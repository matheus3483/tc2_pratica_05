==> flow/design.v <==
typedef enum logic [1:0] {
    ST_DB_INIT       = 2'b00, 
	ST_DB_DELAY_ON   = 2'b01, 
	ST_DB_DELAY_END  = 2'b10, 
	ST_DB_END        = 2'b11
} estado_db_t;
typedef enum logic [2:0] {
   ST_IDLE    		  = 3'b000, 
	ST_COMPUTE_BIT_0 = 3'b001,
	ST_COMPUTE_BIT_1 = 3'b010,
	ST_COMPUTE_BIT_2 = 3'b011,
	ST_COMPUTE_BIT_3 = 3'b100,
	ST_END			  = 3'b101
} estado_t;
module controlador
(
    input          	    clk_i,
    input          	    rst_i,
    input          	    en_i,
	output	estado_t 	state_o
);
estado_t  state, next_state;
assign state_o = state;
    always @(posedge clk_i, negedge rst_i) 
	 begin
        if (rst_i == 1'b0)
            state <= ST_IDLE;
        else
            state <= next_state;
    end
    always @(en_i, state) begin
        case (state)
            ST_IDLE:
            begin
                if(en_i)
						begin
                    next_state   <=  ST_COMPUTE_BIT_0;
						end
                else
						begin
                    next_state   <=  ST_IDLE;
						end
            end    
            ST_COMPUTE_BIT_0:
            begin	
               next_state     <= ST_COMPUTE_BIT_1 ;
            end
			ST_COMPUTE_BIT_1:
            begin	
               next_state     <= ST_COMPUTE_BIT_2 ;
            end
			ST_COMPUTE_BIT_2:
            begin	
               next_state     <= ST_COMPUTE_BIT_3 ;
            end
			ST_COMPUTE_BIT_3:
            begin	
               next_state     <= ST_END ;
            end
            ST_END:
            begin
                if(en_i)
				begin
                    next_state   <=  ST_END;
				end
                else
				begin
                    next_state   <=  ST_IDLE;
				end
            end
            default: 
            begin   
                next_state     <= ST_IDLE;
            end
        endcase
    end
endmodule
module mult_4bits(
    input   clk_i,   
    input   rst_i,   
    input [3:0] A_i,
    input [3:0] B_i,
    input       en_i,
    output [2:0] estado_o,
    output [7:0] Y_o,
    output       fim_o
);
wire [7:0] A_input_w;
wire [7:0] A_output_w;
assign A_input_w = (state_w == ST_IDLE) ? {4'h0, A_i} : A_output_w << 1;
registrador      
    #(
    .DATA_WIDTH(8)       
    ) 
    reg_A_inst 
    (
    .clk_i  (clk_i),
    .rst_i  (rst_i),
    .en_i   (en_i),
    .data_i (A_input_w),
    .data_o (A_output_w)
    );
wire [3:0] B_input_w;
wire [3:0] B_output_w;
assign B_input_w = (state_w == ST_IDLE)? B_i: B_output_w >> 1;
registrador                       
	#(
	.DATA_WIDTH(4)                
	)
	 reg_B_inst
    (
    .clk_i   (clk_i),        
    .rst_i   (rst_i),        
	 .en_i (1'b1),
    .data_i  (B_input_w),    
    .data_o  (B_output_w) 
    ); 
wire [7:0] Y_input_w;
wire [7:0] Y_output_w;
assign Y_input_w = (state_w == ST_IDLE)? 8'd0:
                   (state_w == ST_END)? Y_output_w:
                   (B_output_w[0])? Y_output_w + A_output_w: Y_output_w;
registrador                       
	#(
	.DATA_WIDTH(8)                
	)
	 reg_Y_inst
    (
    .clk_i  (clk_i),        
    .rst_i  (rst_i),        
	 .en_i (1'b1),
    .data_i (Y_input_w),    
    .data_o (Y_output_w) 
    ); 
estado_t state_w;
controlador controlador_inst
(
    .clk_i   (clk_i),
    .rst_i   (rst_i),
    .en_i    (en_i),
    .state_o (state_w)
);
assign Y_o = Y_output_w;
assign fim_o = (state_w == ST_END)? 1'b1: 1'b0;
assign estado_o = state_w;
endmodule
module registrador
#(
    parameter DATA_WIDTH = 32
)
(
    input          	clk_i,
    input          	rst_i,
    input          	en_i,
    input   [DATA_WIDTH-1:0] 	data_i,  
    output	[DATA_WIDTH-1:0] 	data_o  
);
reg [DATA_WIDTH-1:0] data_reg;
    always @(posedge clk_i, negedge rst_i) 
    begin
        if (rst_i == 1'b0)
        begin
            data_reg <= 0;
        end
        else
        begin
            data_reg <= en_i ? data_i : data_reg;
        end
    end
    assign data_o = data_reg;
endmodule
Reports on mult_4bits:

What the tools print for mult_4bits, step after step.
Lines are those of the file above, counted from 1.
Cell names lack the library's common part.
The mark n/a stands for no value.

* top: mult_4bits
* clock port: clk_i
* standard-cell library: sky130hd
* library corner: tt_025C_1v80

Word-level counts:

Yosys after proc, flatten, opt, wreduce and memory -nomap, before mapping. Memory bits, and registers merged into a memory's read port (data or address), are not among the register bits. Print and check cells are not counted. Equal cells are merged and count once.

* input bits: 11
* elaborated cells: 23
* register bits after elaboration: 23
* output and inout bits: 12

* add/sub/neg operators: 1
* equal/unequal tests: 6
* reductions and logical operators: 3
* mux-type cells: 9

Operators with widths (number)
* 2-to-1 mux 8 bit: 4
* parallel mux 3 bit (select 6 bit): 1
* adder 8 bit: 1
* == test 3 x 2 -> 1 bit with constant B: 2
* == test 3 bit with constant B: 2
* 2-to-1 mux 4 bit: 1
* == test 3 x 1 -> 1 bit with constant B: 1
* zero test 3 bit: 1
* 2-to-1 mux 3 bit: 1
* != test 2 bit with constant B: 1
* AND reduction 2 bit: 1
* nonzero test 2 bit: 1
* 2-to-1 mux 1 bit: 2

Logic depth:

Depth = most cells in a row (Yosys ltp): at word level without a register or memory, in the mapped netlist without a sequential cell, where the memories' decode and read muxes count.

* depth after elaboration: 4
* ABC_AREA: 0
* gate-level depth with buffers: 8
* gate-level depth less buffers: 8

Netlist:

The flow's flattened synthesis, as Yosys stat reports it; memories are mapped. The netlist is that of the ABC_AREA named above (0 if unset); the other value can give another one.
Totals and module areas in this step are rounded.

Cells by type
* dfrtp_1: number 23, total area 575.552 sq um
* ha_1: number 7, total area 87.584 sq um
* nand2_1: number 12, total area 45.043 sq um
* o22ai_1: number 7, total area 43.792 sq um
* mux2i_1: number 4, total area 40.038 sq um
* inv_1: number 10, total area 37.536 sq um
* xnor2_1: number 4, total area 35.034 sq um
* mux2_2: number 3, total area 33.782 sq um
* a21oi_1: number 6, total area 30.029 sq um
* nor2_1: number 8, total area 30.029 sq um
* o31ai_1: number 3, total area 22.522 sq um
* fa_1: number 1, total area 20.019 sq um
* nand2b_1: number 3, total area 18.768 sq um
* o21bai_4: number 1, total area 18.768 sq um
* a22o_1: number 2, total area 17.517 sq um
* o41ai_1: number 2, total area 17.517 sq um
* a211oi_1: number 2, total area 15.014 sq um
* o21ai_0: number 3, total area 15.014 sq um

Other cell types: 18; their cells: 21.

* mapped flip-flops: 23
* standard cells after synthesis: 122
* cell area after synthesis: 1250 sq um
* sequential area: 576 sq um
* buffers: 5

By module: a second synthesis without flattening, with its own total; a netlist apart from the flattened one above.

* cells (unflattened synthesis): 152
* area total of the unflattened synthesis: 1600 sq um

Each row is one instance without its submodules.

Modules
* registrador (DATA_WIDTH=8): cells 17, sequential area 200 sq um, times used 2, area 332 sq um
* mult_4bits: cells 98, sequential area 0.0 sq um, times used 1, area 663 sq um
* registrador (DATA_WIDTH=4): cells 8, sequential area 100 sq um, times used 1, area 145 sq um
* controlador: cells 12, sequential area 75.1 sq um, times used 1, area 128 sq um

Timing after synthesis:

OpenSTA on the mapped netlist: ideal clock, no wires. The path of least setup slack (recovery checks aside). Input and output delay are each 20% of the period. Register names are those of the netlist, which keeps one name where synthesis merged equal registers.

* path kind: register to register
* start: register reg_Y_inst.data_reg[0]
* end: register reg_Y_inst.data_reg[6]
* arrival time: 1.766 ns
* driving pins on the path: 9
* required time: 2.649 ns
* setup time: 0.121 ns
* period: 2.77 ns
* time at the first pin: 0.000 ns
* path buffers: 0
* slack: 0.883 ns
* path delay: 1.887 ns
* period reached after synthesis: 1.887 ns

"path delay" is the arrival time less input delay plus setup time.
"driving pins on the path": output pins that drive a net of the path, with the launching flip-flop's if there is one; two outputs of one cell count as two.
"period reached after synthesis" = period - worst setup slack (recovery checks aside). The figure is calculated, with input and output delays left at 20% of the set period.
The rows between start and end are the longest chain of elaborated cells between them; the timing report does not say that the signal goes this way. Where chains are equally long, one stands for them.
Each line given opens the expression or statement behind the cell; cells for indexed reads and writes are added by Yosys, which also makes memories of some case tables.

* cell sequence: dfrtp_1 > ha_1 > inv_1 > fa_1 > nand2b_1 > a21oi_1 > o22ai_1 > xnor2_1 > a22o_1
* cells in the longest elaborated chain: 4
* elaborated cells between the ends (all ways): 4
* source lines of those cells: 3
* classes of those cells: 1 x add/sub; 3 x mux

RTL lines, path after synthesis
* start, declared: RTL line 158 `reg [DATA_WIDTH-1:0] data_reg;`
* start, assigned: RTL line 163 `data_reg <= 0;`
* start, assigned: RTL line 167 `data_reg <= en_i ? data_i : data_reg;`
* adder 8 bit: RTL line 122 `(B_output_w[0])? Y_output_w + A_output_w: Y_output_w;`
* 2-to-1 mux 8 bit: RTL line 122
* 2-to-1 mux 8 bit: RTL line 121 `(state_w == ST_END)? Y_output_w:`
* 2-to-1 mux 8 bit: RTL line 120 `assign Y_input_w = (state_w == ST_IDLE)? 8'd0:`
* end, assigned: RTL line 163
* end, assigned: RTL line 167
* end, declared: RTL line 158

Path in the finished layout:

Path of least setup slack in the final report of run A (OpenROAD, finished layout, wires in). Where an end is a register, its clock arrival counts in the times.

* path kind: register to register
* start: register reg_Y_inst.data_reg[1]
* end: register reg_Y_inst.data_reg[7]
* period: 1.9 ns
* slack: 0.03 ns
* time at the first pin: 0.27 ns
* driving pins on the path: 7
* path buffers: 0
* arrival time: 2.04 ns
* setup time: 0.09 ns
* required time: 2.07 ns

The rows between start and end are the longest chain of elaborated cells between them; the timing report does not say that the signal goes this way. Where chains are equally long, one stands for them.

* cell sequence: dfrtp_1 > ha_4 > a211oi_2 > nor2_1 > o41a_1 > xnor2_1 > o311ai_1
* cells in the longest elaborated chain: 4
* elaborated cells between the ends (all ways): 4
* source lines of those cells: 3
* classes of those cells: 1 x add/sub; 3 x mux

RTL lines, path after layout
* start, declared: RTL line 158 `reg [DATA_WIDTH-1:0] data_reg;`
* start, assigned: RTL line 163 `data_reg <= 0;`
* start, assigned: RTL line 167 `data_reg <= en_i ? data_i : data_reg;`
* adder 8 bit: RTL line 122 `(B_output_w[0])? Y_output_w + A_output_w: Y_output_w;`
* 2-to-1 mux 8 bit: RTL line 122
* 2-to-1 mux 8 bit: RTL line 121 `(state_w == ST_END)? Y_output_w:`
* 2-to-1 mux 8 bit: RTL line 120 `assign Y_input_w = (state_w == ST_IDLE)? 8'd0:`
* end, assigned: RTL line 163
* end, assigned: RTL line 167
* end, declared: RTL line 158

Below are 2 stored runs of the flow (Yosys, OpenROAD; platform sky130hd) on mult_4bits, each with its settings and what was measured, unordered. Constraints: input delay and output delay 20% of the set period each, output load 0.01 pF.
"clock period achieved" = clock period - worst setup slack. The figure is calculated, with input and output delays left at 20% of the set period.
"time of the worst setup path": the worst setup path's part of the clock period (all of it between registers, 20% less for each end at a port) less its slack. A launch clock that arrives late makes it longer, a capture clock that arrives late makes it shorter.
"power consumption": no workload was simulated; the value follows from the tool's default switching activity.
Measured values are rounded.

### Run A

==> flow/run.sh <==
#!/bin/bash
# the make line also repeats the synthesis and layout settings of config.mk as NAME=value (left out here)
make -C /OpenROAD-flow-scripts/flow DESIGN_CONFIG=/design/flow/config.mk WORK_HOME=/design/flow/orfs CLKGATE_MAP_FILE= finish
==> flow/config.mk <==
export PLATFORM = sky130hd
export DESIGN_NAME = mult_4bits
export DESIGN_NICKNAME = mult_4bits
export VERILOG_FILES = /design/flow/design.v
export SDC_FILE = /design/flow/constraint.sdc
export NUM_CORES = 4
export LEC_CHECK = 0
export CAP_MARGIN = 20
export CORE_MARGIN = 2
export CORE_UTILIZATION = 27
export SLEW_MARGIN = 20
==> flow/constraint.sdc <==
create_clock -name core_clock -period 1.9 [get_ports {clk_i}]
set_input_delay 0.3800 -clock core_clock [delete_from_list [all_inputs] [get_ports {clk_i}]]
set_output_delay 0.3800 -clock core_clock [all_outputs]
set_load 0.01 [all_outputs]

Results of run A:
- Power consumption: 2920 uW
- Time of the worst setup path: 1.87 ns
- Worst setup path kind: register to register
- Setup slack of the critical path: 0.030 ns
- Post-synthesis cell area: 1250 sq um
- Clock period achieved: 1.870 ns
- Total die area: 5190 sq um
- Utilization: 38.4 %
- Setup TNS: 0.000 ns
- Standard-cell area after layout: 1700 sq um

### Run B

==> flow/run.sh <==
#!/bin/bash
# the make line also repeats the synthesis and layout settings of config.mk as NAME=value (left out here)
make -C /OpenROAD-flow-scripts/flow DESIGN_CONFIG=/design/flow/config.mk WORK_HOME=/design/flow/orfs CLKGATE_MAP_FILE= finish
==> flow/config.mk <==
export PLATFORM = sky130hd
export DESIGN_NAME = mult_4bits
export DESIGN_NICKNAME = mult_4bits
export VERILOG_FILES = /design/flow/design.v
export SDC_FILE = /design/flow/constraint.sdc
export NUM_CORES = 4
export LEC_CHECK = 0
export CAP_MARGIN = 35
export CELL_PAD_IN_SITES_GLOBAL_PLACEMENT = 3
export CORE_ASPECT_RATIO = 1.02
export CORE_MARGIN = 2
export CORE_UTILIZATION = 25
export CTS_CLUSTER_DIAMETER = 385
export GPL_TIMING_DRIVEN = 1
export MAX_ROUTING_LAYER = met4
export PLACE_DENSITY_LB_ADDON = 0.24
export SETUP_SLACK_MARGIN = 0.48
export SLEW_MARGIN = 20
export TNS_END_PERCENT = 100
==> flow/constraint.sdc <==
create_clock -name core_clock -period 1.79 [get_ports {clk_i}]
set_input_delay 0.3580 -clock core_clock [delete_from_list [all_inputs] [get_ports {clk_i}]]
set_output_delay 0.3580 -clock core_clock [all_outputs]
set_load 0.01 [all_outputs]

Results of run B:
- Power consumption: 4660 uW
- Time of the worst setup path: 1.82 ns
- Worst setup path kind: register to register
- Setup slack of the critical path: -0.030 ns
- Post-synthesis cell area: 1250 sq um
- Clock period achieved: 1.820 ns
- Total die area: 5590 sq um
- Utilization: 47.3 %
- Setup TNS: -0.047 ns
- Standard-cell area after layout: 2320 sq um
