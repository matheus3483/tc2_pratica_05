==> flow/design.v <==
typedef enum logic [1:0] {
    ST_DB_INIT       = 2'b00, 
	ST_DB_DELAY_ON   = 2'b01, 
	ST_DB_DELAY_END  = 2'b10, 
	ST_DB_END        = 2'b11
} estado_db_t;
module custom_dpram
    #(
        parameter  BUS_WIDTH  = 1,
        parameter  DATA_WIDTH = 32,
        parameter  BE_WIDTH   = 4
    )
    (
    input       clk_i,
    input       rst_i,
    input  [BUS_WIDTH-1:0]  adr_i,   
    input  [DATA_WIDTH-1:0] data_i,  
    output [DATA_WIDTH-1:0] data_o,  
    input  we_i,                     
    input  [BE_WIDTH-1:  0] sel_i,   
    input  stb_i,                    
    output ack_o,                    
    output [3:0] A_o,
    output [3:0] B_o,
    output       enable_o,
    input  [7:0] Y_i,
    input        fim_i
);
wire Control_input_w;
wire Control_output_w;
assign Control_input_w = ((we_i == 1'b1)&& (sel_i[0]) == 1'b1)?  data_i[0]: Control_output_w;
registrador                       
	#(
	.DATA_WIDTH(1)                
	)
	 reg_Control_inst
    (
    .clk_i   (clk_i),        
    .rst_i   (rst_i),        
	.en_i (1'b1),
    .data_i  (Control_input_w),    
    .data_o  (Control_output_w) 
    ); 
assign enable_o = Control_output_w;
wire [7:0] AB_input_w;
wire [7:0] AB_output_w;
assign AB_input_w = ((we_i == 1'b1)&& (sel_i[1]) == 1'b1)?  data_i[17:8]: AB_output_w;
registrador                       
	#(
	.DATA_WIDTH(8)                
	)
	 reg_A_inst
    (
    .clk_i   (clk_i),        
    .rst_i   (rst_i),        
	 .en_i (1'b1),
    .data_i  (AB_input_w),    
    .data_o  (AB_output_w) 
    ); 
assign A_o = AB_output_w[3:0];
assign B_o = AB_output_w[7:4];
assign data_o = {7'd0,fim_i,Y_i,AB_output_w,7'd0,Control_output_w};
endmodule
module registrador
#(
    parameter DATA_WIDTH = 32
)
(
    input          	clk_i,
    input          	rst_i,
    input          	en_i,
    input   [DATA_WIDTH-1:0] 	data_i,  
    output	[DATA_WIDTH-1:0] 	data_o  
);
reg [DATA_WIDTH-1:0] data_reg;
    always @(posedge clk_i, negedge rst_i) 
    begin
        if (rst_i == 1'b0)
        begin
            data_reg <= 0;
        end
        else
        begin
            data_reg <= en_i ? data_i : data_reg;
        end
    end
    assign data_o = data_reg;
endmodule
======== Step by step through the tools: custom_dpram ========
What the tools print for custom_dpram, step after step.
Line numbers count from 1 in the design file above.
Library cell names are shortened.
The mark -- stands for no value.
inputs
  top module .............................. custom_dpram
  clock input ............................. clk_i
  standard-cell library ................... sky130hd
  corner .................................. tt_025C_1v80

======== After elaboration ========
Counts by Yosys on the flattened word-level netlist (proc, flatten, opt, wreduce; memories kept). Register bits leave out memories and registers merged into their read ports (data or address); mux counts leave out enables and synchronous resets folded into registers. Print and check cells are left out. Cells with the same type and inputs are merged into one.
word-level totals
  bits in registers ....................... 9
  bits in latches ......................... 0
  RAM bits ................................ 0
  ROM bits ................................ 0
  word width x clocked read ports ......... 0
  memories ................................ 0
  bits of input ports ..................... 50
  output and inout bits ................... 42
  cells after elaboration ................. 4
cells by class
  add/sub/neg operators ................... 0
  $mul .................................... 0
  divide/modulo/power cells ............... 0
  magnitude comparators ................... 0
  eq/ne operators ......................... 0
  shift operators ......................... 0
  mux-type cells .......................... 0
  bitwise gates (word level) .............. 0
  reductions and logical operators ........ 2
operators with widths
  kind               count
  logical AND 1 bit  2

======== Logic depth ========
Yosys ltp: most cells in a row. Word level: on the elaborated netlist, between registers, memories and ports. Mapped: between sequential cells and ports; inverters and the memories' decode and read muxes count.
logic depth
  word-level depth ........................ 1
  ABC_AREA ................................ 1
  gate-level depth with buffers ........... 4

======== Mapped cells and area ========
Yosys stat after the flow's synthesis: flattened, memories mapped to cells. It holds for the ABC_AREA given above (unset counts as 0); a run with the other value may have another netlist.
Totals and module areas in this step are rounded.
synthesis totals
  standard cells after synthesis .......... 74
  synthesis area .......................... 0.000618 sq mm
  flip-flops .............................. 9
cell types
  cell     count  total area (sq um)
  buf_4    34     255.245
  dfrtp_1  9      225.216
  nand2_1  19     71.318
  nand3_1  9      45.043
  buf_6    1      11.261
  nand2_2  1      6.256
  conb_1   1      3.754

======== Path before layout ========
Path of least setup slack by OpenSTA after synthesis, without wires, with an ideal clock, recovery checks aside; 20% of the period is set as input and as output delay. Where synthesis merged equal registers, the netlist keeps one of their names.
path post-synthesis
  path kind ............................... reg2out
  start ................................... register reg_Control_inst.data_reg
  end ..................................... output data_o[0]
  clock period ............................ 780 ps
  output delay ............................ 156 ps
  launch time at the first pin ............ 0 ps
  arrival time ............................ 552 ps
  data required time ...................... 624 ps
  path slack .............................. 72 ps
  path delay .............................. 552 ps
  driving pins on the path ................ 2
  path buffers ............................ 1
  synthesis period reached ................ 708 ps
"path delay" is the arrival time less input delay plus setup time.
At an output port there is no setup time.
"driving pins on the path" counts driving pins, that of a launching flip-flop among them; a cell with two outputs on the path counts twice.
"synthesis period reached" = period - worst setup slack (recovery checks aside). The figure is calculated, with input and output delays left at 20% of the set period.
on the way, post-synthesis
  path through ............................ dfrtp_1 > buf_4
  cells in the longest elaborated chain ... 0
  elaborated cells between the ends (all ways) .. 0
  source lines of those cells ............. 0
RTL lines, path post-synthesis
  item           line  source
  from (decl)    75    reg [DATA_WIDTH-1:0] data_reg;
  from (assign)  80    data_reg <= 0;
  from (assign)  84    data_reg <= en_i ? data_i : data_reg;
  to (decl)      18    output [DATA_WIDTH-1:0] data_o,

======== Worst path after layout ========
From the final timing report of stored run 2: the path of least setup slack in the routed layout; clock arrival at registers is part of the times.
The report prints the path's times to 10 ps; the period is as set.
path post-layout
  path kind ............................... reg2out
  start ................................... register reg_A_inst.data_reg[3]
  end ..................................... output data_o[11]
  clock period ............................ 500 ps
  output delay ............................ 100 ps
  launch time at the first pin ............ 250 ps
  arrival time ............................ 800 ps
  data required time ...................... 400 ps
  path slack .............................. -400 ps
  driving pins on the path ................ 2
  path buffers ............................ 1
on the way, post-layout
  path through ............................ dfrtp_1 > buf_2
  cells in the longest elaborated chain ... 0
  elaborated cells between the ends (all ways) .. 0
  source lines of those cells ............. 0
RTL lines, path post-layout
  item           line  source
  from (decl)    75    reg [DATA_WIDTH-1:0] data_reg;
  from (assign)  80    data_reg <= 0;
  from (assign)  84    data_reg <= en_i ? data_i : data_reg;
  to (decl)      18    output [DATA_WIDTH-1:0] data_o,

Data sheet: physical implementation of custom_dpram

2 stored runs of custom_dpram in the flow (synthesis by Yosys, layout by OpenROAD, sky130hd cells), in arbitrary order. Constraints: input delay and output delay 20% of the set period each, output load 0.01 pF.
"period reached" is the run's clock period less its worst setup slack. It is reckoned from that one timing run; input and output delays stay at 20% of the period that was set.
"time on the worst setup path" means the part of the period allowed to the worst setup path (the constraints hold back 20% at inputs and 20% at outputs) less its slack; where the path has registers, the arrival times of their clocks count too.
"total power of the final layout" is the tool's figure for a default switching activity; nothing was simulated.
"time on the worst setup path" is known to 10 ps.
The results are shown rounded.

---- stored run 1 ----
settings
  period_ns = 1.08
  CORE_UTILIZATION = 59
  SETUP_SLACK_MARGIN = 0.03
  PLACE_DENSITY_LB_ADDON = 0.05
  CORE_ASPECT_RATIO = 0.81
  CORE_MARGIN = 7
  TNS_END_PERCENT = 10
  GPL_ROUTABILITY_DRIVEN = 1
  MIN_ROUTING_LAYER = met1
  MAX_ROUTING_LAYER = met4
  CAP_MARGIN = 20
  SLEW_MARGIN = 20
results
  not finished: floorplanning ended with error PDN-0185

---- stored run 2 ----
settings
  period_ns = 0.5
  CORE_UTILIZATION = 26
  SETUP_SLACK_MARGIN = 0.04
  PLACE_DENSITY_LB_ADDON = 0.25
  CELL_PAD_IN_SITES_GLOBAL_PLACEMENT = 2
  ABC_AREA = 1
  GPL_TIMING_DRIVEN = 1
  CTS_CLUSTER_DIAMETER = 178
  CAP_MARGIN = 20
  CORE_MARGIN = 2
  SLEW_MARGIN = 20
results
  worst setup slack after layout .......... -395 ps
  standard-cell area after routing ........ 0.000815 sq mm
  overall die area ........................ 0.00278 sq mm
  summed negative setup slack ............. -8520 ps
  time on the worst setup path ............ 800 ps
  kind of the worst setup path ............ reg2out
  period reached .......................... 895 ps
  utilization ............................. 36.5%
  total power of the final layout ......... 0.00217 W
  post-synthesis cell area ................ 0.000618 sq mm
